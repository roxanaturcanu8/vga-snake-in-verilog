==> flow/design.v <==
module debounce #(
parameter INIT_VALUE       = 1'b0      ,
parameter DEBOUNCE_DELAY   = 16'd10000 
)(
input		  clk     ,	 
input		  rst_n   ,  
input		  data_i  ,	 
output reg		data_o   	 
);
reg		      datainR         ;
reg[39:0]	  debounceCounter ;
reg		      dataEdge        ;
always @(posedge clk or posedge rst_n)
if (rst_n)	datainR <= INIT_VALUE; else
            datainR <= data_i;
always @(posedge clk or posedge rst_n)
if (rst_n)	dataEdge <= 1'b0; else
            dataEdge <= datainR ^ data_i;
always @(posedge clk or posedge rst_n)
if (rst_n)			        debounceCounter <= DEBOUNCE_DELAY; else
if (dataEdge)			      debounceCounter <= DEBOUNCE_DELAY; else
if (|debounceCounter)	  debounceCounter <= debounceCounter - 1;
always @(posedge clk or posedge rst_n)
if (rst_n)			              data_o <= INIT_VALUE; else
if (debounceCounter == 16'd1)	data_o <= data_i;
endmodule  
Tool chain data of debounce
What the tools print for debounce, step after step.
Line numbers count from 1 in the design file above.
Cell names lack the library's common part.
Not given: --
Inputs
  top: debounce
  clock port: clk
  cell library: sky130hd
  timing corner: tt_025C_1v80

Word level
Yosys after proc, flatten, opt, wreduce and memory -nomap, before mapping. Memory bits, and registers merged into a memory's read port (data or address), are not among the register bits. Print and check cells are not counted. Equal cells are merged and count once.
Cells by class
  $add $sub $neg: 1
  equal/unequal tests: 1
  muxes and demuxes: 2
  bitwise gates (word level): 1
  reductions and logical operators: 2
Operators by type and width (number)
  40-bit 2-to-1 mux: 2
  40-bit by 1-bit subtractor with 40-bit output (second input constant): 1
  40-bit by 1-bit == test with 1-bit output (second input constant): 1
  40-bit OR reduction: 1
  2-bit nonzero test: 1
  1-bit XOR: 1
Bit counts
  bits in registers: 43
  input bits: 3
  output and inout port bits: 1
  elaborated cells: 11

Logic depth
Depth = most cells in a row (Yosys ltp): at word level without a register or memory, in the mapped netlist without a sequential cell, where the memories' decode and read muxes count.
Depth
  depth in word-level cells: 3
  ABC_AREA: 0
  mapped depth: 8
  gate-level depth less buffers: 6

Mapped cells and area
Source: synth_stat.txt of the flow (Yosys; design flattened, memories mapped). It holds for the ABC_AREA given above (unset counts as 0); a run with the other value may have another netlist.
Cells by type (number)
  dfrtp_1: 38
  or3_1: 23
  dfstp_2: 5
  a21oi_1: 23
  mux2_2: 8
  nor4_1: 13
  nor2_1: 21
  o21ai_0: 15
  nor2b_1: 9
  or4_1: 7
  o31ai_1: 6
  nand2b_1: 7
  xor2_1: 5
  nand2_1: 11
  ha_1: 3
  nor3_1: 7
  buf_6: 3
  nand4b_4: 1
Other cell types: 22; their cells: 41.
Synthesis totals
  cell count: 246
  mapped area: 2371.0 um^2
  flip-flop cells: 43

Worst setup path after synthesis
OpenSTA on the mapped netlist: ideal clock, no wires. The path of least setup slack (recovery checks aside). Input and output delay are each 20% of the period. Register names are those of the netlist, which keeps one name where synthesis merged equal registers.
Timing path after synthesis
  path kind: reg-to-reg
  start point: reg debounceCounter[8]
  end point: reg debounceCounter[31]
  period: 3.12 ns
  setup time: 0.128 ns
  time at the first pin: 0.000 ns
  data arrival time: 2.215 ns
  required time: 2.992 ns
  setup slack: 0.777 ns
  delay of the path: 2.343 ns
  driving pins on the path: 8
  buffers on the path: 2
  synthesis period reached: 2.343 ns
"delay of the path" = arrival - input delay + setup time.
"driving pins on the path": output pins that drive a net of the path, with the launching flip-flop's if there is one; two outputs of one cell count as two.
"synthesis period reached" = period - worst setup slack (recovery checks aside). The figure is calculated, with input and output delays left at 20% of the set period.
The rows between start and end are the longest chain of elaborated cells between them; the timing report does not say that the signal goes this way. Where chains are equally long, one stands for them.
A line is the first line of the expression or statement that the cell stems from. Yosys adds cells for indexed reads and writes and turns some case tables into memories.
A register here has more assigning lines than the two given.
On the way, after synthesis
  cell sequence: dfstp_2 or4_1 buf_2 nand4b_4 nor4_4 buf_6 nor4_1 mux2_1
  cells in the longest elaborated chain: 3
  elaborated cells between the ends (all ways): 5
RTL lines, path after synthesis
  start: declaration: line 11  | reg[39:0] debounceCounter ;
  start: assignment: line 20  | if (rst_n) debounceCounter <= DEBOUNCE_DELAY; else
  start: assignment: line 22  | if (|debounceCounter) debounceCounter <= debounceCounter - 1;
  40-bit by 1-bit subtractor with 40-bit output: line 22
  40-bit 2-to-1 mux: line 22
  40-bit 2-to-1 mux: line 21  | if (dataEdge) debounceCounter <= DEBOUNCE_DELAY; else
  end: assignment: line 21
  end: assignment: line 22
  end: declaration: line 11

Timing after layout
From the final timing report of flow run 1: the path of least setup slack in the routed layout; clock arrival at registers is part of the times.
Timing path after layout
  path kind: reg-to-reg
  start point: reg debounceCounter[8]
  end point: reg debounceCounter[31]
  period: 1.91 ns
  setup time: 0.11 ns
  time at the first pin: 0.28 ns
  data arrival time: 2.44 ns
  required time: 2.08 ns
  setup slack: -0.36 ns
  driving pins on the path: 9
  buffers on the path: 3
The rows between start and end are the longest chain of elaborated cells between them; the timing report does not say that the signal goes this way. Where chains are equally long, one stands for them.
A register here has more assigning lines than the two given.
On the way, after layout
  cell sequence: dfstp_2 or4_4 buf_6 nand4b_4 nor4_4 buf_4 buf_8 nor4_4 mux2_4
  cells in the longest elaborated chain: 3
  elaborated cells between the ends (all ways): 5
RTL lines, path after layout
  start: declaration: line 11  | reg[39:0] debounceCounter ;
  start: assignment: line 20  | if (rst_n) debounceCounter <= DEBOUNCE_DELAY; else
  start: assignment: line 22  | if (|debounceCounter) debounceCounter <= debounceCounter - 1;
  40-bit by 1-bit subtractor with 40-bit output: line 22
  40-bit 2-to-1 mux: line 22
  40-bit 2-to-1 mux: line 21  | if (dataEdge) debounceCounter <= DEBOUNCE_DELAY; else
  end: assignment: line 21
  end: assignment: line 22
  end: declaration: line 11

FLOW RESULTS
============

Record of 2 stored runs of the RTL-to-layout flow on debounce, platform sky130hd. The runs are unordered. Constraints: input delay and output delay 20% of the set period each, output load 0.01 pF.
"achieved clock period (ns)" is the run's clock period less its worst setup slack. It is reckoned from that one timing run; input and output delays stay at 20% of the period that was set.
"worst setup path time (ns)" = time allowed to the worst setup path (clock period - input delay - output delay, where it has them) - its slack; a late launch clock adds to it, a late capture clock takes from it.
"finish__power__total": no workload was simulated; the value follows from the tool's default switching activity.

settings of flow run 1
{
  "period_ns": 1.91,
  "CORE_UTILIZATION": 16,
  "SETUP_SLACK_MARGIN": 0.07,
  "PLACE_DENSITY": 0.68,
  "CORE_MARGIN": 7,
  "CELL_PAD_IN_SITES_GLOBAL_PLACEMENT": 1,
  "MAX_ROUTING_LAYER": "met4",
  "CAP_MARGIN": 20,
  "SLEW_MARGIN": 20
}
report of flow run 1
yosys chip area after synthesis (um^2): 2371.0
finish__design__die__area: 18422.6
finish__design__instance__area__stdcell: 3757.3
finish__design__instance__utilization: 0.2595
finish__timing__setup__ws: -0.360
finish__timing__setup__tns: -10.525
finish__timing__hold__ws: 0.436
finish__power__total: 2.577e-03
achieved clock period (ns): 2.270
worst setup path time (ns): 2.27
worst setup path kind: reg-to-reg

settings of flow run 2
{
  "period_ns": 2.34,
  "CORE_UTILIZATION": 65,
  "PLACE_DENSITY_LB_ADDON": 0.29,
  "CORE_ASPECT_RATIO": 0.65,
  "CELL_PAD_IN_SITES_GLOBAL_PLACEMENT": 3,
  "ABC_AREA": 1,
  "GPL_TIMING_DRIVEN": 0,
  "GPL_ROUTABILITY_DRIVEN": 1,
  "MAX_ROUTING_LAYER": "met4",
  "CAP_MARGIN": 20,
  "CORE_MARGIN": 2,
  "SLEW_MARGIN": 20
}
report of flow run 2: did not finish, place, FLW-0024
