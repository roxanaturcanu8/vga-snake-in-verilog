==> flow/design.v <==
module vgaDriver(
input            clk        , 
input            rst_n      ,  
input            enable     ,  
input      [4:0] blue_i     ,  
input      [4:0] red_i      ,  
input      [5:0] green_i    ,  
output reg [4:0] red        ,  
output reg [5:0] green      , 
output reg [4:0] blue       ,
output reg [9:0] row        ,  
output reg [9:0] column     ,  
output reg       h_sync     ,  
output reg       v_sync
);
reg[10:0] h_sync_cnt;    
reg[9:0]  v_sync_cnt;   
always @(posedge clk or negedge rst_n)      
if(~rst_n)              row = 10'b0; else
if(v_sync_cnt > 600)    row = 600; else      
                        row = v_sync_cnt;    
always @(posedge clk or negedge rst_n)
if(~rst_n)              column = 10'b0; else
if(h_sync_cnt > 800)    column = 800; else      
                        column = h_sync_cnt;    
always @(posedge clk or negedge rst_n)
if  (~rst_n )            h_sync_cnt = 11'b0; else
if( h_sync_cnt == 1039 ) h_sync_cnt = 'b0; else     
	                     h_sync_cnt = h_sync_cnt+1; 
always @(posedge clk or negedge rst_n)
if (~rst_n )             v_sync_cnt = 10'b0; else
if( v_sync_cnt == 665 & h_sync_cnt == 1039)  v_sync_cnt = 'b0; else  
if( h_sync_cnt == 1039 ) v_sync_cnt = v_sync_cnt+1;                  
always @(posedge clk or negedge rst_n)
if (~rst_n ) h_sync = 'b0; else
if(h_sync_cnt >= 0 && h_sync_cnt <800) begin  
		h_sync=1; end
	else if(h_sync_cnt >= 800 && h_sync_cnt < 856) begin  
		h_sync = 'b1; end
	else if(h_sync_cnt >= 856 && h_sync_cnt<976) begin  
		h_sync = 'b0; end
	else if(h_sync_cnt >= 976 && h_sync_cnt <1040)  
		begin 
		h_sync ='b1;
		end
always @(posedge clk or negedge rst_n)
if (~rst_n ) v_sync = 'b0; else
if(v_sync_cnt >=0 && v_sync_cnt<600)  
		v_sync = 'b1;
	else if(v_sync_cnt >= 600 && v_sync_cnt < 637)  
		v_sync = 'b1; 
	else if (v_sync_cnt >= 637 && v_sync_cnt < 643)  
		v_sync = 'b0; 	
	else if(v_sync_cnt >= 643 && v_sync_cnt < 666)  
		v_sync = 'b1;
always @(posedge clk or negedge rst_n) 
if (~rst_n ) red = 'b0; else
if(((h_sync_cnt >= 0) && (h_sync_cnt <800))&&((v_sync_cnt >=0) && (v_sync_cnt<600)) && (enable))  
		red = red_i;         
	else if(((h_sync_cnt >= 800) && (h_sync_cnt < 1040))||((v_sync_cnt >= 600) && (v_sync_cnt < 666))) 
		red = 'b0;
always @(posedge clk or negedge rst_n)begin
if (~rst_n ) green = 'b0; else
if(((h_sync_cnt >= 0) &&( h_sync_cnt <800))&&((v_sync_cnt >=0) &&(v_sync_cnt<600))&&(enable))  
		 green = green_i;    
	else if(((h_sync_cnt >= 800) && (h_sync_cnt < 1040))||((v_sync_cnt >= 600) && (v_sync_cnt < 666))) 
		 green = 'b0;end
always @(posedge clk or negedge rst_n)begin
if (~rst_n ) blue = 'b0;	else
if(((h_sync_cnt >= 0) &&( h_sync_cnt <800))&&((v_sync_cnt >=0 )&& (v_sync_cnt<600))&&(enable))  
		 blue = blue_i;     
else if(((h_sync_cnt >= 800) && (h_sync_cnt < 1040))||((v_sync_cnt >= 600) && (v_sync_cnt < 666))) 
		 blue = 'b0;end 
endmodule
======== Step by step through the tools: vgaDriver ========
The steps from the RTL of vgaDriver to its reports follow in flow order.
Line numbers count from 1 in the design file above.
Operators: Yosys type, input widths -> output width; for muxes data width and select width s.
Library cell names are shortened.
A cell with n/a has no value.
inputs
  design top .............................. vgaDriver
  clock ................................... clk
  library ................................. sky130hd
  timing corner ........................... tt_025C_1v80

======== Word level ========
Yosys after proc, flatten, opt, wreduce and memory -nomap, before mapping. Memory bits, and registers merged into a memory's read port (data or address), are not among the register bits. Print and check cells are not counted. Equal cells are merged and count once.
storage and ports
  register bits ........................... 59
  input bits .............................. 19
  output and inout bits ................... 38
  elaborated cells ........................ 67
operators by class
  add/sub/neg operators ................... 2
  magnitude comparators ................... 18
  equal/unequal tests ..................... 2
  mux-type cells .......................... 18
  bitwise logic cells ..................... 1
  reduce/logical cells .................... 17
operators with widths
  operator               count
  $lt 10x10->1 const B   4
  $mux 10                4
  $ge 11x10->1 const B   3
  $lt 11x10->1 const B   3
  $ge 10x10->1 const B   3
  $mux 5                 3
  $logic_and 1x1->1      12
  $mux 6                 2
  $add 11x1->11 const B  1
  $ge 11x1->1 const B    1
  $gt 11x10->1 const B   1
  $lt 11x11->1 const B   1
  $eq 11x11->1 const B   1
  $mux 11                1
  $add 10x1->10 const B  1
  $ge 10x1->1 const B    1
  $gt 10x10->1 const B   1
  $eq 10x10->1 const B   1
  $reduce_bool 4->1      2
  $mux 1                 8
  $reduce_bool 2->1      2
  $and 1x1->1            1
  $logic_or 1x1->1       1

======== Logic depth ========
Longest topological path by Yosys (ltp), each cell counted once; first at word level (registers and memories cut), then after technology mapping (sequential cells cut; the memories' decode and read muxes count).
depth
  word-level depth ........................ 6
  ABC_AREA ................................ 0
  depth in mapped cells ................... 6
  mapped depth without buffers ............ 6

======== After synthesis ========
The flow's flattened synthesis, as Yosys stat reports it; memories are mapped. The netlist is that of the ABC_AREA named above (0 if unset); the other value can give another one.
The area totals of this step are shown rounded.
mapped netlist
  cells in the netlist .................... 250
  chip area (Yosys) ....................... 2690 sq um
  area of sequential cells ................ 1480 sq um
  mapped flip-flops ....................... 59
  buffers ................................. 13
cell types
  type       count  area in all (sq um)
  dfrtp_1    59     1.48E+03
  o2bb2ai_1  16     140.134
  o21ai_0    25     125.12
  ha_1       6      75.072
  nand3_1    14     70.067
  xnor2_1    8      70.067
  nor2_1     17     63.811
  and2_1     9      56.304
  inv_1      15     56.304
  a21oi_1    8      40.038
  nand4_1    6      37.536
  buf_6      3      33.782
  nand2_1    9      33.782
  xor2_1     3      26.275
  and4bb_2   2      25.024
  or2_2      4      25.024
  clkbuf_1   6      22.522
  nor4_4     1      21.27
Other cell types: 25; their cells: 39.

======== Timing after synthesis ========
Path of least setup slack by OpenSTA after synthesis, without wires, with an ideal clock, recovery checks aside; 20% of the period is set as input and as output delay. Where synthesis merged equal registers, the netlist keeps one of their names.
timing path after synthesis
  path kind ............................... reg-to-reg
  start point ............................. register h_sync_cnt[5]
  end point ............................... register v_sync_cnt[2]
  period .................................. 1690 ps
  library setup time ...................... 79 ps
  arrival time ............................ 1632 ps
  data required time ...................... 1611 ps
  slack ................................... -21 ps
  delay of the path ....................... 1711 ps
  stages on the path ...................... 7
  synthesis period reached ................ 1711 ps
"delay of the path" is the arrival time less input delay plus setup time.
"stages on the path" counts driving pins, that of a launching flip-flop among them; a cell with two outputs on the path counts twice.
"synthesis period reached" is the clock period less the worst setup slack; recovery checks do not enter. This is arithmetic on one report: input and output delays are still those of the set period (20% each).
Between the ends stands the longest chain of elaborated cells between them, by number of cells; it is not shown to be the way that was timed. Of several equally long chains one is given.
A line is the first line of the expression or statement that the cell stems from. Yosys adds cells for indexed reads and writes and turns some case tables into memories.
At most two assigning lines are given for a register; there are more.
between the ends, after synthesis
  cells stage by stage .................... dfrtp_1 -> buf_6 -> or4_4 -> nor4_4 -> buf_6 -> nand3_1 -> mux2i_1
  cells in the longest elaborated chain ... 3
ends and longest elaborated chain, after synthesis
  what                RTL line  RTL
  start: declaration  16        reg[10:0] h_sync_cnt;
  start: assignment   27        if  (~rst_n )            h_sync_cnt = 11'b0; else
  start: assignment   29        h_sync_cnt = h_sync_cnt+1;
  $eq 11x11->1        33        if( h_sync_cnt == 1039 ) v_sync_cnt = v_sync_cnt+1;
  $mux 10             33
  $mux 10             32        if( v_sync_cnt == 665 & h_sync_cnt == 1039)  v_sync_cnt = 'b0; else
  end: assignment     32
  end: assignment     33
  end: declaration    17        reg[9:0]  v_sync_cnt;

======== Path in the finished layout ========
From the final timing report of record 2: the path of least setup slack in the routed layout; clock arrival at registers is part of the times.
The path's times are printed in steps of 10 ps; the period is the one set.
timing path post-layout
  path kind ............................... reg-to-reg
  start point ............................. register h_sync_cnt[7]
  end point ............................... register v_sync_cnt[7]
  period .................................. 1300 ps
  library setup time ...................... 80 ps
  arrival time ............................ 1880 ps
  data required time ...................... 1550 ps
  slack ................................... -320 ps
  stages on the path ...................... 6
Between the ends stands the longest chain of elaborated cells between them, by number of cells; it is not shown to be the way that was timed. Of several equally long chains one is given.
At most two assigning lines are given for a register; there are more.
between the ends, post-layout
  cells stage by stage .................... dfrtp_1 -> buf_4 -> nor4_4 -> nand4_2 -> or4b_1 -> o21ai_0
  cells in the longest elaborated chain ... 3
ends and longest elaborated chain, post-layout
  what                RTL line  RTL
  start: declaration  16        reg[10:0] h_sync_cnt;
  start: assignment   27        if  (~rst_n )            h_sync_cnt = 11'b0; else
  start: assignment   29        h_sync_cnt = h_sync_cnt+1;
  $eq 11x11->1        33        if( h_sync_cnt == 1039 ) v_sync_cnt = v_sync_cnt+1;
  $mux 10             33
  $mux 10             32        if( v_sync_cnt == 665 & h_sync_cnt == 1039)  v_sync_cnt = 'b0; else
  end: assignment     32
  end: assignment     33
  end: declaration    17        reg[9:0]  v_sync_cnt;

--- measured runs ---
Design vgaDriver on sky130hd. What follows are 2 stored runs of the flow, each under its own settings; their order means nothing. The constraints put input and output delay at 20% of the set period each and load the outputs with 0.01 pF.
"period reached" means the clock period less the worst setup slack. The figure is calculated, with input and output delays left at 20% of the set period.
"critical setup path time" is the time allowed to the run's worst setup path (the clock period less input and output delay, where it has them) less its slack. Clock arrival times count: a late capture clock shortens it, a late launch clock lengthens it.
"total power of the final layout" rests on the timing tool's default activity at the inputs, not on a simulated workload.
"critical setup path time" is given in steps of 10 ps.
Values from the reports are rounded here.

======== record 1 ========
==> flow/run.sh <==
#!/bin/bash
# the make line also repeats the synthesis and layout settings of config.mk as NAME=value (left out here)
make -C /OpenROAD-flow-scripts/flow DESIGN_CONFIG=/design/flow/config.mk WORK_HOME=/design/flow/orfs CLKGATE_MAP_FILE= finish
==> flow/config.mk <==
export PLATFORM = sky130hd
export DESIGN_NAME = vgaDriver
export DESIGN_NICKNAME = vgaDriver
export VERILOG_FILES = /design/flow/design.v
export SDC_FILE = /design/flow/constraint.sdc
export NUM_CORES = 4
export LEC_CHECK = 0
export CAP_MARGIN = 35
export CELL_PAD_IN_SITES_DETAIL_PLACEMENT = 0
export CELL_PAD_IN_SITES_GLOBAL_PLACEMENT = 3
export CORE_MARGIN = 2
export CORE_UTILIZATION = 70
export GPL_TIMING_DRIVEN = 1
export HOLD_SLACK_MARGIN = 0.18
export MAX_ROUTING_LAYER = met4
export PLACE_DENSITY = 0.53
export SLEW_MARGIN = 20
export TNS_END_PERCENT = 95
==> flow/constraint.sdc <==
create_clock -name core_clock -period 2.55 [get_ports {clk}]
set_input_delay 0.5100 -clock core_clock [delete_from_list [all_inputs] [get_ports {clk}]]
set_output_delay 0.5100 -clock core_clock [all_outputs]
set_load 0.01 [all_outputs]

-------- record 1 --------
  stopped before the end: placement reported GPL-0301

======== record 2 ========
==> flow/run.sh <==
#!/bin/bash
# the make line also repeats the synthesis and layout settings of config.mk as NAME=value (left out here)
make -C /OpenROAD-flow-scripts/flow DESIGN_CONFIG=/design/flow/config.mk WORK_HOME=/design/flow/orfs CLKGATE_MAP_FILE= finish
==> flow/config.mk <==
export PLATFORM = sky130hd
export DESIGN_NAME = vgaDriver
export DESIGN_NICKNAME = vgaDriver
export VERILOG_FILES = /design/flow/design.v
export SDC_FILE = /design/flow/constraint.sdc
export NUM_CORES = 4
export LEC_CHECK = 0
export CAP_MARGIN = 20
export CORE_MARGIN = 2
export CORE_UTILIZATION = 40
export SLEW_MARGIN = 20
==> flow/constraint.sdc <==
create_clock -name core_clock -period 1.3 [get_ports {clk}]
set_input_delay 0.2600 -clock core_clock [delete_from_list [all_inputs] [get_ports {clk}]]
set_output_delay 0.2600 -clock core_clock [all_outputs]
set_load 0.01 [all_outputs]

-------- measured, record 2 --------
  chip area in the Yosys report ........... 2690 sq um
  full die area ........................... 7400 sq um
  standard-cell area after layout ......... 4280 sq um
  utilization ............................. 66.7 %
  smallest setup slack .................... -324 ps
  total negative slack .................... -9370 ps
  total power of the final layout ......... 4.08 mW
  period reached .......................... 1624 ps
  critical setup path time ................ 1620 ps
  worst path kind ......................... reg-to-reg
--- end ---
